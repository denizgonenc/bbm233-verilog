==> flow/design.v <==
`timescale 1ms/1ps
module scp_079(clock, green, yellow, red, state, timer, a1, a2, a3, cheat_out);
    input clock, green, yellow, red;
    output reg a1 = 0, a2 = 0, a3 = 0, cheat_out = 0;
    output reg [2:0] state = 3'b0;
    output reg [5:0] timer = 6'b0;
    always @(posedge clock)begin
        timer <= timer + 1;
        if(state == 3'b0 && green && timer >= 6'b010100) begin
            state <= 3'b010;
            a1 <= 1;
            timer <= 6'b001;
        end
        if(state == 3'b010 && green && timer >= 6'b1010) begin
            state <= 3'b011;
            a2 <= 1;
            timer <= 6'b001;
        end
        if(state == 3'b010 && yellow) begin
            state <= 3'b000;
            a1 <= 0;
            timer <= 6'b001;
        end
        if(state == 3'b011 && green && timer >= 6'b1010) begin
            state <= 3'b101;
            a3 <= 1;
            timer <= 6'b001;
        end
        if(state == 3'b011 && yellow) begin
            state <= 3'b010;
            a2 <= 0;
            timer <= 6'b001;
        end
        if((state == 3'b000 || state == 3'b010 || state == 3'b011) && red) begin
            state <= 3'b001;
            cheat_out <= 1;
            timer <= 6'b001;
        end
        if(state == 3'b001 && timer >= 6'b001111) begin
            if(red) begin
                state <= 3'b100;
                timer <= 6'b001;
            end
            else begin
                state <= 3'b0;
                a1 <= 0;
                a2 <= 0;
                a3 <= 0;
                cheat_out <= 0;
                timer <= 6'b001;
            end
        end
    end
endmodule
**Step by step through the tools: scp_079**

The steps from the RTL of scp_079 to its reports follow in flow order.
Line numbers count from 1 in the design file above.
The mark - stands for no value.

- Design top: scp_079
- Clock: clock
- Standard-cell library: sky130hd
- Library corner: tt_025C_1v80

**Elaborated design**

Source: Yosys, flattened and elaborated, memories not mapped. Widths are those after wreduce. Registers that Yosys merges into a memory's read port (data or address) are not register bits. Print and check cells do not count.

- Register bits: 13
- Input port bits: 4
- Output and inout bits: 13
- Word-level cells: 50

- $add $sub $neg: 1
- Magnitude comparators: 3
- Eq/ne operators: 3
- Muxes and demuxes: 22
- Reductions and logical operators: 15

Operator list:

| cell | count |
|---|---|
| 2-to-1 mux 3 bit | 8 |
| 2-to-1 mux 1 bit | 14 |
| >= comparator 6 x 4 -> 1 bit (second input constant) | 2 |
| logical AND 1 bit | 10 |
| nonzero test 7 bit | 1 |
| OR reduction 7 bit | 1 |
| == test 3 x 2 -> 1 bit (second input constant) | 2 |
| adder 6 x 1 -> 6 bit (second input constant) | 1 |
| >= comparator 6 x 5 -> 1 bit (second input constant) | 1 |
| == test 3 x 1 -> 1 bit (second input constant) | 1 |
| logical NOT 3 bit | 1 |
| logical OR 1 bit | 2 |

**Logic depth**

Yosys ltp: most cells in a row. Word level: on the elaborated netlist, between registers, memories and ports. Mapped: between sequential cells and ports; inverters and the memories' decode and read muxes count.

- Depth in word-level cells: 10
- ABC_AREA: 1
- Depth in mapped cells: 10
- Gate-level depth less buffers: 9

**Mapped cells and area**

The flow's flattened synthesis, as Yosys stat reports it; memories are mapped. The netlist is that of the ABC_AREA named above (0 if unset); the other value can give another one.

- Mapped cells: 91
- Cell area after synthesis: 749.5 um2
- Area of sequential cells: 290.3 um2
- Flip-flop cells: 13
- Buffer cells: 1

Cell types:

| cell | count | total area (um2) |
|---|---|---|
| sky130_fd_sc_hd__dfxtp_1 | 10 | 200.192 |
| sky130_fd_sc_hd__edfxtp_1 | 3 | 90.086 |
| sky130_fd_sc_hd__inv_1 | 14 | 52.55 |
| sky130_fd_sc_hd__nand2_2 | 8 | 50.048 |
| sky130_fd_sc_hd__nor2_2 | 6 | 37.536 |
| sky130_fd_sc_hd__nor2_1 | 8 | 30.029 |
| sky130_fd_sc_hd__nand2_1 | 7 | 26.275 |
| sky130_fd_sc_hd__ha_1 | 2 | 25.024 |
| sky130_fd_sc_hd__nand3_1 | 5 | 25.024 |
| sky130_fd_sc_hd__nand2_4 | 2 | 22.522 |
| sky130_fd_sc_hd__nor2_4 | 2 | 22.522 |
| sky130_fd_sc_hd__a21oi_1 | 4 | 20.019 |
| sky130_fd_sc_hd__nand3_2 | 2 | 20.019 |
| sky130_fd_sc_hd__nand4_1 | 3 | 18.768 |
| sky130_fd_sc_hd__nand3_4 | 1 | 17.517 |
| sky130_fd_sc_hd__xnor2_1 | 2 | 17.517 |
| sky130_fd_sc_hd__xor2_1 | 2 | 17.517 |
| sky130_fd_sc_hd__buf_6 | 1 | 11.261 |

Not listed: further types 6, cells in them 9.

**Path before layout**

Path of least setup slack by OpenSTA after synthesis, without wires, with an ideal clock, recovery checks aside; 20% of the period is set as input and as output delay. Where synthesis merged equal registers, the netlist keeps one of their names.

- Path kind: register to register
- Start point: reg timer[0]
- End point: reg state[0]
- Clock period: 2.22 ns
- Setup time: 0.304 ns
- Time at the first pin: 0.000 ns
- Arrival time: 1.133 ns
- Data required time: 1.916 ns
- Path slack: 0.783 ns
- Delay of the path: 1.437 ns
- Driving pins on the path: 8
- Path buffers: 0
- Synthesis period reached: 1.437 ns

"delay of the path" = arrival - input delay + setup time.
"driving pins on the path": output pins that drive a net of the path, with the launching flip-flop's if there is one; two outputs of one cell count as two.
"synthesis period reached" is the clock period less the worst setup slack; recovery checks do not enter. This is arithmetic on one report: input and output delays are still those of the set period (20% each).
Between the ends stands the longest chain of elaborated cells between them, by number of cells; it is not shown to be the way that was timed. Of several equally long chains one is given.
A line is the first line of the expression or statement that the cell stems from. Yosys adds cells for indexed reads and writes and turns some case tables into memories.
A register here has more assigning lines than the two given.
The path ends at the enable pin of a flip-flop; only ways to that pin are counted.

- Path through: sky130_fd_sc_hd__dfxtp_1 sky130_fd_sc_hd__ha_1 sky130_fd_sc_hd__nand3_2 sky130_fd_sc_hd__nand2_2 sky130_fd_sc_hd__nand2_4 sky130_fd_sc_hd__nand3_4 sky130_fd_sc_hd__nor2_4 sky130_fd_sc_hd__nand2_4
- Cells in the longest elaborated chain: 3
- Elaborated cells between the ends (all ways): 8
- Classes of those cells: compare (3); reduce/logical (5)

RTL lines, path post-synthesis:

| element | RTL line | RTL |
|---|---|---|
| start, declared | 6 | `output reg [5:0] timer = 6'b0;` |
| start, assigned | 8 | `timer <= timer + 1;` |
| start, assigned | 12 | `timer <= 6'b001;` |
| >= comparator 6 x 5 -> 1 bit | 9 | `if(state == 3'b0 && green && timer >= 6'b010100) begin` |
| logical AND 1 bit | 9 |  |
| nonzero test 7 bit | - |  |
| end, assigned | 10 | `state <= 3'b010;` |
| end, assigned | 15 | `state <= 3'b011;` |
| end, declared | 5 | `output reg [2:0] state = 3'b0;` |

**Timing after layout**

Path of least setup slack in the final report of entry A (OpenROAD, finished layout, wires in). Where an end is a register, its clock arrival counts in the times.

- Path kind: register to output
- Start point: reg timer[2]
- End point: out timer[2]
- Clock period: 1.82 ns
- External output delay: 0.36 ns
- Time at the first pin: 0.27 ns
- Arrival time: 1.35 ns
- Data required time: 1.46 ns
- Path slack: 0.11 ns
- Driving pins on the path: 2
- Path buffers: 1

A register here has more assigning lines than the two given.

- Path through: sky130_fd_sc_hd__dfxtp_1 sky130_fd_sc_hd__clkdlybuf4s50_1
- Cells in the longest elaborated chain: 0
- Elaborated cells between the ends (all ways): 0
- RTL lines with such cells: 0

RTL lines, path after layout:

| element | RTL line | RTL |
|---|---|---|
| start, declared | 6 | `output reg [5:0] timer = 6'b0;` |
| start, assigned | 8 | `timer <= timer + 1;` |
| start, assigned | 12 | `timer <= 6'b001;` |
| end, declared | 6 |  |

Top module scp_079; platform sky130hd; tools Yosys and OpenROAD; 2 stored runs in no particular order. Input and output delays are each 20% of the period that was set; the output load is 0.01 pF.
"achieved period" = clock period - worst setup slack. The figure is calculated, with input and output delays left at 20% of the set period.
"overall power" rests on the timing tool's default activity at the inputs, not on a simulated workload.
Settings: - = not set for that run.
Results: - = not shown.

| setting or result | entry A | entry B |
|---|---|---|
| period_ns | 1.82 | 2.98 |
| CORE_UTILIZATION | 27 | 44 |
| SETUP_SLACK_MARGIN | -0.06 | - |
| PLACE_DENSITY_LB_ADDON | 0.13 | - |
| CORE_ASPECT_RATIO | 1.21 | 0.83 |
| CELL_PAD_IN_SITES_GLOBAL_PLACEMENT | 1 | - |
| TNS_END_PERCENT | 5 | - |
| ABC_AREA | 1 | - |
| GPL_TIMING_DRIVEN | 1 | 0 |
| GPL_ROUTABILITY_DRIVEN | 1 | - |
| SLEW_MARGIN | 20 | 20 |
| MAX_ROUTING_LAYER | met4 | - |
| CAP_MARGIN | 20 | 20 |
| CORE_MARGIN | 2 | 2 |
| HOLD_SLACK_MARGIN | - | 0.04 |
| CELL_PAD_IN_SITES_DETAIL_PLACEMENT | - | 2 |
| worst setup slack after layout (ns) | 0.105 | - |
| worst-case hold slack (ns) | 0.450 | - |
| achieved period (ns) | 1.715 | - |
| overall power (mW) | 1.260 | - |
| final setup TNS (ns) | 0.000 | - |
| netlist area reported by Yosys (um2) | 749.5 | - |
| die footprint (um2) | 3,215.2 | - |
| utilization in the final report (%) | 36.8 | - |
| standard-cell area after routing (um2) | 997.2 | - |

Entry B: stopped before the end: placement reported DPL-0033
